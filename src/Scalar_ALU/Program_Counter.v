==> flow/design.v <==
`timescale 1ns / 1ps
module Program_Counter(
    input SET_PC,
    input [7:0] PC_IN,
    input clock,
    input INC_PC,
    output reg [7:0] PC_OUT
    );
    always @(posedge clock)begin
    if(SET_PC) PC_OUT <= PC_IN;
    if(INC_PC)  PC_OUT <= PC_OUT+4; 
    end
endmodule
## From RTL to reports: Program_Counter

Tool output for the design above, in the order of the flow.
Line numbers count from 1 in the design file above.
Cell names lack the library's common part.
A cell with - has no value.

- Design top: Program_Counter
- Clock input: clock
- Standard-cell library: sky130hd
- Timing corner: tt_025C_1v80

## After elaboration

Yosys after proc, flatten, opt, wreduce and memory -nomap, before mapping. Memory bits, and registers merged into a memory's read port (data or address), are not among the register bits. Print and check cells are not counted. Equal cells are merged and count once.

- Bits in registers: 8

- Multiplexer cells: 2
- Reductions and logical operators: 1
- $add $sub $neg: 1

Operators by type and width:

| kind | number |
|---|---|
| 8-bit 2-to-1 mux | 2 |
| 8-bit by 3-bit adder with 8-bit output with constant B | 1 |
| 2-bit nonzero test | 1 |

## Longest topological paths

Depth = most cells in a row (Yosys ltp): at word level without a register or memory, in the mapped netlist without a sequential cell, where the memories' decode and read muxes count.

- Depth in word-level cells: 2
- ABC_AREA: 0
- Mapped depth: 4

## Mapped cells and area

Source: synth_stat.txt of the flow (Yosys; design flattened, memories mapped). It holds for the ABC_AREA given above (unset counts as 0); a run with the other value may have another netlist.

Cells by type:

| cell | number | total area (um2) |
|---|---|---|
| edfxtp_1 | 8 | 240.23 |
| nor2b_1 | 3 | 18.768 |
| xor2_1 | 2 | 17.517 |
| a21oi_1 | 3 | 15.014 |
| nor2_1 | 4 | 15.014 |
| ha_1 | 1 | 12.512 |
| mux2_2 | 1 | 11.261 |
| mux2i_1 | 1 | 10.01 |
| nand3_2 | 1 | 10.01 |
| xnor2_1 | 1 | 8.758 |
| a31oi_1 | 1 | 6.256 |
| or2_2 | 1 | 6.256 |
| or3_1 | 1 | 6.256 |
| buf_2 | 1 | 5.005 |
| nand3_1 | 1 | 5.005 |
| o21ai_0 | 1 | 5.005 |
| inv_1 | 1 | 3.754 |
| nand2_1 | 1 | 3.754 |

- Cells in the netlist: 33
- Sequential area: 240.2 um2
- Flip-flops: 8
- Mapped area: 400.4 um2

## Worst setup path after synthesis

OpenSTA on the mapped netlist: ideal clock, no wires. The path of least setup slack (recovery checks aside). Input and output delay are each 20% of the period. Register names are those of the netlist, which keeps one name where synthesis merged equal registers.

- Path kind: flip-flop to flip-flop
- Start: register PC_OUT[2]
- End: register PC_OUT[3]
- Delay of the path: 1271 ps
- Setup time: 260 ps
- Stages on the path: 3
- Arrival: 1011 ps
- Period: 1950 ps
- Data required time: 1690 ps
- Setup slack: 679 ps
- Launch time at the first pin: 0 ps
- Synthesis period reached: 1271 ps

"delay of the path" = arrival - input delay + setup time.
"stages on the path" counts driving pins, that of a launching flip-flop among them; a cell with two outputs on the path counts twice.
"synthesis period reached" is the clock period less the worst setup slack; recovery checks do not enter. This is arithmetic on one report: input and output delays are still those of the set period (20% each).
Between the ends stands the longest chain of elaborated cells between them, by number of cells; it is not shown to be the way that was timed. Of several equally long chains one is given.
A line is the first line of the expression or statement that the cell stems from. Yosys adds cells for indexed reads and writes and turns some case tables into memories.

- Path through: edfxtp_1 ha_1 mux2_2
- Cells in the longest elaborated chain: 2
- Elaborated cells on any way between the ends: 2
- RTL lines with such cells: 1
- Classes of those cells: 1 x add/sub; 1 x mux

RTL lines, path post-synthesis:

| what | line | RTL |
|---|---|---|
| from (decl) | 7 | `output reg [7:0] PC_OUT` |
| from (assign) | 10 | `if(SET_PC) PC_OUT <= PC_IN;` |
| from (assign) | 11 | `if(INC_PC)  PC_OUT <= PC_OUT+4;` |
| 8-bit by 3-bit adder with 8-bit output | 11 |  |
| 8-bit 2-to-1 mux | 11 |  |
| to (assign) | 10 |  |
| to (assign) | 11 |  |
| to (decl) | 7 |  |

Add stored flow runs of Program_Counter

Design Program_Counter on sky130hd. What follows are 2 stored runs of the flow, each under its own settings; their order means nothing. The constraints put input and output delay at 20% of the set period each and load the outputs with 0.01 pF.
Settings: -- = not set for that run.

| name | record 1 | record 2 |
|---|---|---|
| period_ns | 1.71 | 1.02 |
| CORE_UTILIZATION | 70 | 40 |
| SETUP_SLACK_MARGIN | -0.15 | -0.09 |
| PLACE_DENSITY_LB_ADDON | 0.29 | 0.2 |
| CORE_ASPECT_RATIO | 0.94 | -- |
| CORE_MARGIN | 2 | 3 |
| CELL_PAD_IN_SITES_DETAIL_PLACEMENT | 1 | 1 |
| GPL_TIMING_DRIVEN | 1 | 0 |
| GPL_ROUTABILITY_DRIVEN | 1 | 0 |
| CAP_MARGIN | 30 | 5 |
| MAX_ROUTING_LAYER | met5 | met5 |
| SLEW_MARGIN | 20 | 20 |
| TNS_END_PERCENT | -- | 55 |
| CTS_CLUSTER_SIZE | -- | 59 |

Record 1: not finished: floorplanning ended with error PDN-0185
Record 2: not finished: floorplanning ended with error PDN-0185
